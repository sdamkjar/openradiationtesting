==> flow/design.v <==
`timescale 1 ns / 100 ps
module counter28    (
	cntout,   
 	clk,   
 	nreset        
	);
 output [27:24] cntout;
 input clk, nreset;
 reg [27:0] cnt;
 always @(posedge clk)
 if (~nreset)  
    begin
		cnt <= 28'b0 ;
	end
  else
	begin
    	cnt <= cnt + 1;
  	end 
assign cntout = cnt[27:24];
endmodule 
* From RTL to reports: counter28
Tool output for the design above, in the order of the flow.
Lines are those of the file above, counted from 1.
Library cell names are shortened.
A cell with n/a has no value.
- Top module :: counter28
- Clock :: clk
- Standard-cell library :: sky130hd
- Corner :: tt_025C_1v80

* Word-level counts
Yosys after proc, flatten, opt, wreduce and memory -nomap, before mapping. Enables and synchronous resets that opt folds into registers are not counted as muxes. Memory bits, and registers merged into a memory's read port (data or address), are not among the register bits. Print and check cells are not counted. Equal cells are merged and count once.
- Register bits after elaboration :: 28
- Input bits :: 2
- Output and inout port bits :: 4
- Word-level cells :: 2
- $add $sub $neg :: 1
** Operators by type and width (number)
- adder 28 x 1 -> 28 bit with constant B :: 1

* Longest topological paths
Longest topological path by Yosys (ltp), each cell counted once; first at word level (registers and memories cut), then after technology mapping (sequential cells cut; the memories' decode and read muxes count).
- Depth after elaboration :: 1
- ABC_AREA :: 0
- Gate-level depth with buffers :: 6
- Mapped depth without buffers :: 5

* Synthesis result
The flow's flattened synthesis, as Yosys stat reports it; memories are mapped. The netlist is that of the ABC_AREA named above (0 if unset); the other value can give another one.
** Cell types
- dfxtp_1 :: number 28, area in all 560.538 um^2
- or4_1 :: number 12, area in all 90.086 um^2
- o31ai_1 :: number 11, area in all 82.579 um^2
- a21oi_1 :: number 15, area in all 75.072 um^2
- xnor2_1 :: number 7, area in all 61.309 um^2
- nor2_1 :: number 12, area in all 45.043 um^2
- nand4_1 :: number 6, area in all 37.536 um^2
- xor2_1 :: number 4, area in all 35.034 um^2
- nand2_1 :: number 9, area in all 33.782 um^2
- buf_4 :: number 4, area in all 30.029 um^2
- nand3_1 :: number 6, area in all 30.029 um^2
- or3_1 :: number 4, area in all 25.024 um^2
- o21ai_0 :: number 4, area in all 20.019 um^2
- clkbuf_1 :: number 5, area in all 18.768 um^2
- and4_1 :: number 2, area in all 17.517 um^2
- nor3_1 :: number 3, area in all 15.014 um^2
- and2_1 :: number 2, area in all 12.512 um^2
- ha_1 :: number 1, area in all 12.512 um^2
Other cell types: 12; their cells: 14.
- Cells in the netlist :: 149
- Synthesis area :: 1300.0 um^2
- Sequential part of the area :: 560.5 um^2
- Mapped flip-flops :: 28
- Buffer cells :: 12

* Worst setup path after synthesis
Path of least setup slack by OpenSTA after synthesis, without wires, with an ideal clock, recovery checks aside; 20% of the period is set as input and as output delay. Where synthesis merged equal registers, the netlist keeps one of their names.
- Kind :: register to register
- Start point :: register cnt[0]
- End point :: register cnt[24]
- Clock period :: 2.14 ns
- Arrival time :: 1.792 ns
- Required time :: 2.069 ns
- Path slack :: 0.277 ns
- Delay of the path :: 1.863 ns
- Stages on the path :: 7
- Synthesis period reached :: 1.863 ns
"delay of the path" is the arrival time less input delay plus setup time.
"stages on the path": output pins that drive a net of the path, with the launching flip-flop's if there is one; two outputs of one cell count as two.
"synthesis period reached" is the clock period less the worst setup slack; recovery checks do not enter. This is arithmetic on one report: input and output delays are still those of the set period (20% each).
The rows between start and end are the longest chain of elaborated cells between them; the timing report does not say that the signal goes this way. Where chains are equally long, one stands for them.
A line is the first line of the expression or statement that the cell stems from. Yosys adds cells for indexed reads and writes and turns some case tables into memories.
- Cell sequence :: dfxtp_1 -> ha_1 -> nand4_1 -> or3_1 -> clkbuf_1 -> or4_1 -> a21oi_1
- Length of the longest elaborated chain :: 1
- Elaborated cells on any way between the ends :: 1
** RTL lines, path post-synthesis
- start, declared :: line 9 : reg [27:0] cnt;
- start, assigned :: line 13 : cnt <= 28'b0 ;
- start, assigned :: line 17 : cnt <= cnt + 1;
- adder 28 x 1 -> 28 bit :: line 17
- end, assigned :: line 13
- end, assigned :: line 17
- end, declared :: line 9

* Worst path after layout
From the final timing report of entry A: the path of least setup slack in the routed layout; clock arrival at registers is part of the times.
- Kind :: register to register
- Start point :: register cnt[3]
- End point :: register cnt[23]
- Clock period :: 1.26 ns
- Arrival time :: 2.06 ns
- Required time :: 1.54 ns
- Path slack :: -0.52 ns
- Stages on the path :: 5
The rows between start and end are the longest chain of elaborated cells between them; the timing report does not say that the signal goes this way. Where chains are equally long, one stands for them.
- Cell sequence :: dfxtp_4 -> nand3_4 -> or4_4 -> or4_1 -> a21oi_1
- Length of the longest elaborated chain :: 1
- Elaborated cells on any way between the ends :: 1
** RTL lines, path post-layout
- start, declared :: line 9 : reg [27:0] cnt;
- start, assigned :: line 13 : cnt <= 28'b0 ;
- start, assigned :: line 17 : cnt <= cnt + 1;
- adder 28 x 1 -> 28 bit :: line 17
- end, assigned :: line 13
- end, assigned :: line 17
- end, declared :: line 9

Hand-over note for counter28

counter28 through Yosys and OpenROAD on sky130hd: 2 stored runs, unordered, with their settings and measured results. The constraints put input and output delay at 20% of the set period each and load the outputs with 0.01 pF.
"clock period reached" means the clock period less the worst setup slack. The figure is calculated, with input and output delays left at 20% of the set period.
"worst setup path time" is the time allowed to the run's worst setup path (the clock period less input and output delay, where it has them) less its slack. Clock arrival times count: a late capture clock shortens it, a late launch clock lengthens it.
By "total power after layout" is meant OpenSTA's value without simulated activity: inputs other than the clock are taken to toggle once in ten clock periods, and the tool carries that through the logic.

* Entry A
** Files
==> flow/run.sh <==
#!/bin/bash
# the make line also repeats the synthesis and layout settings of config.mk as NAME=value (left out here)
make -C /OpenROAD-flow-scripts/flow DESIGN_CONFIG=/design/flow/config.mk WORK_HOME=/design/flow/orfs CLKGATE_MAP_FILE= finish
==> flow/config.mk <==
export PLATFORM = sky130hd
export DESIGN_NAME = counter28
export DESIGN_NICKNAME = counter28
export VERILOG_FILES = /design/flow/design.v
export SDC_FILE = /design/flow/constraint.sdc
export NUM_CORES = 4
export LEC_CHECK = 0
export CAP_MARGIN = 20
export CELL_PAD_IN_SITES_GLOBAL_PLACEMENT = 2
export CORE_MARGIN = 2
export CORE_UTILIZATION = 39
export GPL_ROUTABILITY_DRIVEN = 0
export HOLD_SLACK_MARGIN = 0.01
export PLACE_DENSITY_LB_ADDON = 0.12
export SLEW_MARGIN = 20
==> flow/constraint.sdc <==
create_clock -name core_clock -period 1.26 [get_ports {clk}]
set_input_delay 0.2520 -clock core_clock [delete_from_list [all_inputs] [get_ports {clk}]]
set_output_delay 0.2520 -clock core_clock [all_outputs]
set_load 0.01 [all_outputs]
** Results
- Area inside the die boundary :: 3811.2 um^2
- Worst setup path time :: 1.78 ns
- Kind of the worst setup path :: register to register
- Standard-cell area after layout :: 1940.6 um^2
- Summed negative setup slack :: -6.755 ns
- Utilization after layout :: 0.625
- Worst hold slack :: 0.498 ns
- Setup slack of the worst path :: -0.519 ns
- Total power after layout :: 1419 uW
- Synthesized cell area :: 1300.0 um^2
- Clock period reached :: 1.779 ns

* Entry B
** Files
==> flow/run.sh <==
#!/bin/bash
# the make line also repeats the synthesis and layout settings of config.mk as NAME=value (left out here)
make -C /OpenROAD-flow-scripts/flow DESIGN_CONFIG=/design/flow/config.mk WORK_HOME=/design/flow/orfs CLKGATE_MAP_FILE= finish
==> flow/config.mk <==
export PLATFORM = sky130hd
export DESIGN_NAME = counter28
export DESIGN_NICKNAME = counter28
export VERILOG_FILES = /design/flow/design.v
export SDC_FILE = /design/flow/constraint.sdc
export NUM_CORES = 4
export LEC_CHECK = 0
export ABC_AREA = 0
export CAP_MARGIN = 35
export CORE_MARGIN = 5
export CORE_UTILIZATION = 43
export CTS_CLUSTER_DIAMETER = 181
export GPL_TIMING_DRIVEN = 1
export MAX_ROUTING_LAYER = met5
export PLACE_DENSITY_LB_ADDON = 0.04
export SLEW_MARGIN = 40
==> flow/constraint.sdc <==
create_clock -name core_clock -period 2.07 [get_ports {clk}]
set_input_delay 0.4140 -clock core_clock [delete_from_list [all_inputs] [get_ports {clk}]]
set_output_delay 0.4140 -clock core_clock [all_outputs]
set_load 0.01 [all_outputs]
** Results
- Synthesized cell area :: 1300.0 um^2
- Worst hold slack :: 0.489 ns
- Area inside the die boundary :: 4223.1 um^2
- Clock period reached :: 1.952 ns
- Total power after layout :: 840.1 uW
- Summed negative setup slack :: 0.000 ns
- Standard-cell area after layout :: 1431.4 um^2
- Utilization after layout :: 0.481
- Setup slack of the worst path :: 0.118 ns
- Worst setup path time :: 1.95 ns
- Kind of the worst setup path :: register to register

End of note.
